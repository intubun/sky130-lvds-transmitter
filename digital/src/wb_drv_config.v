==> flow/design.v <==
`default_nettype none
`timescale 1ns/1ns
module wb_drv_config #(
        parameter [31:0]    BASE_ADDRESS        = 32'h0300_0000,
        parameter [31:0]    DELAY_SYNC_ADDRESS  = BASE_ADDRESS,
        parameter [31:0]    DELAY_P_ADDRESS     = BASE_ADDRESS+1,
        parameter [31:0]    DELAY_N_ADDRESS     = BASE_ADDRESS+2,
        parameter [31:0]    DRV_CURRENT         = BASE_ADDRESS+3
    ) (
        input wire      clk,
        input wire      reset,
        input wire          i_wb_cyc,        
        input wire          i_wb_stb,        
        input wire          i_wb_we,         
        input wire [31:0]   i_wb_addr,       
        input wire [31:0]   i_wb_data,       
        output reg          o_wb_ack,        
        output wire          o_wb_stall,      
        output reg [31:0]   o_wb_data,       
        output reg [15:0]   o_del_sync,      
        output reg [15:0]   o_del_sync_inv,  
        output reg [15:0]   o_del_p,         
        output reg [15:0]   o_del_p_inv,     
        output reg [15:0]   o_del_n,         
        output reg [15:0]   o_del_n_inv,     
        output reg [31:0]   o_current       
    );
    initial begin
        o_del_sync      <=  'hffff_0000;
        o_del_sync_inv  <=  'h0000_ffff;
        o_del_p         <=  'hffff_0000;
        o_del_p_inv     <=  'h0000_ffff;
        o_del_n         <=  'hffff_0000;
        o_del_n_inv     <=  'h0000_ffff;
        o_current       <=  'h0000_0000;
    end
    assign o_wb_stall = 0;
    always @(posedge clk) begin
        if(reset) begin
            o_del_sync      <=  'hffff_0000;
            o_del_sync_inv  <=  'h0000_ffff;
            o_del_p         <=  'hffff_0000;
            o_del_p_inv     <=  'h0000_ffff;
            o_del_n         <=  'hffff_0000;
            o_del_n_inv     <=  'h0000_ffff;
            o_current      <=  1;
        end else if(i_wb_stb && i_wb_cyc && i_wb_we && !o_wb_stall) begin
            if(i_wb_addr == DELAY_SYNC_ADDRESS) begin
                o_del_sync      <=  i_wb_data[15:0];
                o_del_sync_inv  <=  ~i_wb_data[31:16];
            end
            if(i_wb_addr == DELAY_P_ADDRESS) begin
                o_del_p         <=  i_wb_data[15:0];
                o_del_p_inv     <=  ~i_wb_data[31:16];
            end
            if(i_wb_addr == DELAY_N_ADDRESS) begin
                o_del_n         <=  i_wb_data[15:0];
                o_del_n_inv     <=  ~i_wb_data[31:16];
            end
            if(i_wb_addr == DRV_CURRENT) begin
                o_current      <=  i_wb_data;
            end
        end
    end
    always @(posedge clk) begin
        if(reset) begin
            o_wb_data   <= 0;
        end else if (i_wb_stb && i_wb_cyc && !i_wb_we && !o_wb_stall) begin
            if(i_wb_addr == DELAY_SYNC_ADDRESS) begin
                o_wb_data <= {o_del_sync, o_del_sync_inv};
            end
            if(i_wb_addr == DELAY_P_ADDRESS) begin
                o_wb_data <= {o_del_p, o_del_p_inv};
            end
            if(i_wb_addr == DELAY_N_ADDRESS) begin
                o_wb_data <= {o_del_n, o_del_n_inv};
            end
            if(i_wb_addr == DRV_CURRENT) begin
                o_wb_data <= o_current;
            end
        end
    end
    always @(posedge clk) begin
        if(reset)
            o_wb_ack <= 0;
        else
            o_wb_ack <= (i_wb_stb && !o_wb_stall && (i_wb_addr == DELAY_SYNC_ADDRESS || i_wb_addr == DELAY_P_ADDRESS || i_wb_addr == DELAY_N_ADDRESS || i_wb_addr == DRV_CURRENT));
    end
endmodule
==> Tool chain data of wb_drv_config <==
Tool output for the design above, in the order of the flow.
Lines are those of the file above, counted from 1.
Operators carry their Yosys type and port widths (W data, S select, Z words).
Cell names lack the library's common part.
{ "design": {"top": "wb_drv_config", "clock_port": "clk", "library": "sky130hd", "lib_corner": "tt_025C_1v80"} }

==> Word-level counts <==
Source: Yosys, flattened and elaborated, memories not mapped. Widths are those after wreduce. Registers that Yosys merges into a memory's read port (data or address) are not register bits. Print and check cells do not count. Equal cells are merged and count once.
{ "bits": {"out_inout_bits": 162, "inputBits": 69, "elab_cells": 32, "register_bits": 161} }
{ "op_classes": {"eq_ne": 4, "n_mux": 4, "logic": 1, "n_reduce_logical": 14} }
{ "op_table": {"columns": ["operator", "count"], "rows": [
  ["$eq A32 B26 Y1 const B", 4],
  ["$mux W32", 4],
  ["$not A16 Y16", 1],
  ["$reduce_and A2 Y1", 5],
  ["$logic_and A1 B1 Y1", 4],
  ["$reduce_bool A4 Y1", 1],
  ["$logic_or A1 B1 Y1", 3],
  ["$logic_not A1 Y1", 1]
]} }

==> Longest topological paths <==
Depth = most cells in a row (Yosys ltp): at word level without a register or memory, in the mapped netlist without a sequential cell, where the memories' decode and read muxes count.
{ "logic_depth": {"ltp_word": 5, "ABC_AREA": 0, "depth_mapped": 7, "ltp_nobuf": 4} }

==> Mapped cells and area <==
Yosys stat after the flow's synthesis: flattened, memories mapped to cells. It holds for the ABC_AREA given above (unset counts as 0); a run with the other value may have another netlist.
{ "synth_totals": {"cells": 753, "n_buf": 84, "yosys_area_um2": 7208.2, "sequential_area_um2": 3223.1, "ff_cells": 161} }
{ "types": {"columns": ["type", "count", "area_total_um2"], "rows": [
  ["dfxtp_1", 161, 3.22E+03],
  ["mux2i_1", 113, 1.13E+03],
  ["nand2_1", 80, 300.288],
  ["o311ai_0", 32, 280.269],
  ["a31o_2", 29, 253.994],
  ["o31ai_1", 32, 240.23],
  ["nor4_1", 37, 231.472],
  ["clkbuf_1", 61, 228.97],
  ["a31oi_1", 32, 200.192],
  ["nor2b_1", 32, 200.192],
  ["nor2_1", 50, 187.68],
  ["o21ai_0", 32, 160.154],
  ["mux2_4", 10, 150.144],
  ["buf_6", 11, 123.869],
  ["mux2_1", 4, 45.043],
  ["buf_2", 6, 30.029],
  ["or4_1", 4, 30.029],
  ["mux2_2", 2, 22.522]
]} }
Other cell types: 16; their cells: 25.

==> Worst setup path after synthesis <==
Source: OpenSTA report_checks on the synthesized netlist (no wires, ideal clock, input and output delay 20% of the period each), path of least setup slack; recovery checks are left aside. Register names are those of the netlist, which keeps one name where synthesis merged equal registers.
{ "synth_timing": {"path_kind": "input to register", "startpoint": "in i_wb_addr[27]", "endpoint": "reg o_current[17]", "path_stages": 6, "path_delay_ps": 2143, "required_time_ps": 4469, "path_buffers": 2, "setup_time_ps": 121, "t_arrival_ps": 2940, "tclk_ps": 4590, "t_first_pin_ps": 918, "slack_ps": 1529, "in_delay_ps": 918, "synth_period_reached_ps": 3061} }
"path_delay_ps" = arrival - input delay + setup time.
"path_stages": output pins that drive a net of the path, with the launching flip-flop's if there is one; two outputs of one cell count as two.
"synth_period_reached_ps" = period - worst setup slack (recovery checks aside). The figure is calculated, with input and output delays left at 20% of the set period.
The rows between start and end are the longest chain of elaborated cells between them; the timing report does not say that the signal goes this way. Where chains are equally long, one stands for them.
Each line given opens the expression or statement behind the cell; cells for indexed reads and writes are added by Yosys, which also makes memories of some case tables.
{ "synth_via": {"cell_sequence": "or4b_1 or4_4 or3_1 buf_2 buf_6 mux2_4", "elab_chain_len": 2, "cells_between": 2, "classes_between": "eq/ne (1); reduce/logical (1)"} }
{ "synth_lines": {"columns": ["element", "line", "rtl"], "rows": [
  ["start, declared", 15, "input wire [31:0]   i_wb_addr,"],
  ["$eq A32 B26 Y1", 60, "if(i_wb_addr == DRV_CURRENT) begin"],
  ["$reduce_and A2 Y1", null, null],
  ["end, assigned", 46, "o_current      <=  1;"],
  ["end, assigned", 61, "o_current      <=  i_wb_data;"],
  ["end, declared", 26, "output reg [31:0]   o_current"]
]} }

==> Timing after layout <==
From the final timing report of entry A: the path of least setup slack in the routed layout; clock arrival at registers is part of the times.
The path's times are printed in steps of 10 ps; the period is the one set.
{ "layout_timing": {"path_kind": "input to register", "startpoint": "in i_wb_addr[29]", "endpoint": "reg o_wb_data[24]", "required_time_ps": 3210, "t_first_pin_ps": 580, "path_buffers": 2, "in_delay_ps": 580, "setup_time_ps": 100, "t_arrival_ps": 3210, "path_stages": 6, "tclk_ps": 2890, "slack_ps": -10} }
The rows between start and end are the longest chain of elaborated cells between them; the timing report does not say that the signal goes this way. Where chains are equally long, one stands for them.
A register here has more assigning lines than the two given.
{ "layout_via": {"cell_sequence": "clkdlybuf4s50_1 or4_1 or4_4 or4_1 buf_4 o31ai_1", "elab_chain_len": 5, "cells_between": 10, "classes_between": "eq/ne (4); mux (4); reduce/logical (2)"} }
{ "layout_lines": {"columns": ["element", "line", "rtl"], "rows": [
  ["start, declared", 15, "input wire [31:0]   i_wb_addr,"],
  ["$eq A32 B26 Y1", 69, "if(i_wb_addr == DELAY_SYNC_ADDRESS) begin"],
  ["$mux W32", 69, null],
  ["$mux W32", 72, "if(i_wb_addr == DELAY_P_ADDRESS) begin"],
  ["$mux W32", 75, "if(i_wb_addr == DELAY_N_ADDRESS) begin"],
  ["$mux W32", 78, "if(i_wb_addr == DRV_CURRENT) begin"],
  ["end, assigned", 76, "o_wb_data <= {o_del_n, o_del_n_inv};"],
  ["end, assigned", 79, "o_wb_data <= o_current;"],
  ["end, declared", 19, "output reg [31:0]   o_wb_data,"]
]} }

# Flow runs of wb_drv_config

Design wb_drv_config on sky130hd. What follows are 2 stored runs of the flow, each under its own settings; their order means nothing. The constraints put input and output delay at 20% of the set period each and load the outputs with 0.01 pF.
"achieved_clock_period_ps": clock period set for the run, less the worst setup slack. It is reckoned from that one timing run; input and output delays stay at 20% of the period that was set.
"worst_setup_path_time_ps": the worst setup path's part of the clock period (all of it between registers, 20% less for each end at a port) less its slack. A launch clock that arrives late makes it longer, a capture clock that arrives late makes it shorter.
"design_power_uw" is the tool's figure for a default switching activity; nothing was simulated.
"worst_setup_path_time_ps" is known to 10 ps.
[
  {
    "run": "entry A",
    "settings": { "period_ns": 2.89, "SETUP_SLACK_MARGIN": -0.07, "CAP_MARGIN": 20, "CORE_MARGIN": 2, "CORE_UTILIZATION": 40, "SLEW_MARGIN": 20 },
    "results": { "timing.hold.ws_ps": 473, "total_die_area_um2": 19110.3, "worst_setup_path_time_ps": 2320, "worstPathKind": "input to register", "achieved_clock_period_ps": 2896, "tns_setup_ps": -6, "layout_utilization_frac": 0.581, "final_cell_area_um2": 10369.9, "design_power_uw": 4910, "worstSetupSlack_ps": -6, "yosys_chip_area_um2": 7208.2 }
  },
  {
    "run": "entry B",
    "settings": { "period_ns": 4.79, "CORE_UTILIZATION": 38, "SETUP_SLACK_MARGIN": 0.08, "PLACE_DENSITY": 0.56, "TNS_END_PERCENT": 85, "GPL_TIMING_DRIVEN": 1, "GPL_ROUTABILITY_DRIVEN": 0, "CTS_CLUSTER_SIZE": 92, "CAP_MARGIN": 25, "CORE_MARGIN": 2, "SLEW_MARGIN": 20 },
    "results": { "final_cell_area_um2": 10192.3, "achieved_clock_period_ps": 3666, "worst_setup_path_time_ps": 2710, "worstPathKind": "input to register", "yosys_chip_area_um2": 7208.2, "timing.hold.ws_ps": 472, "design_power_uw": 3050, "total_die_area_um2": 20086.0, "worstSetupSlack_ps": 1124, "tns_setup_ps": 0, "layout_utilization_frac": 0.547 }
  }
]
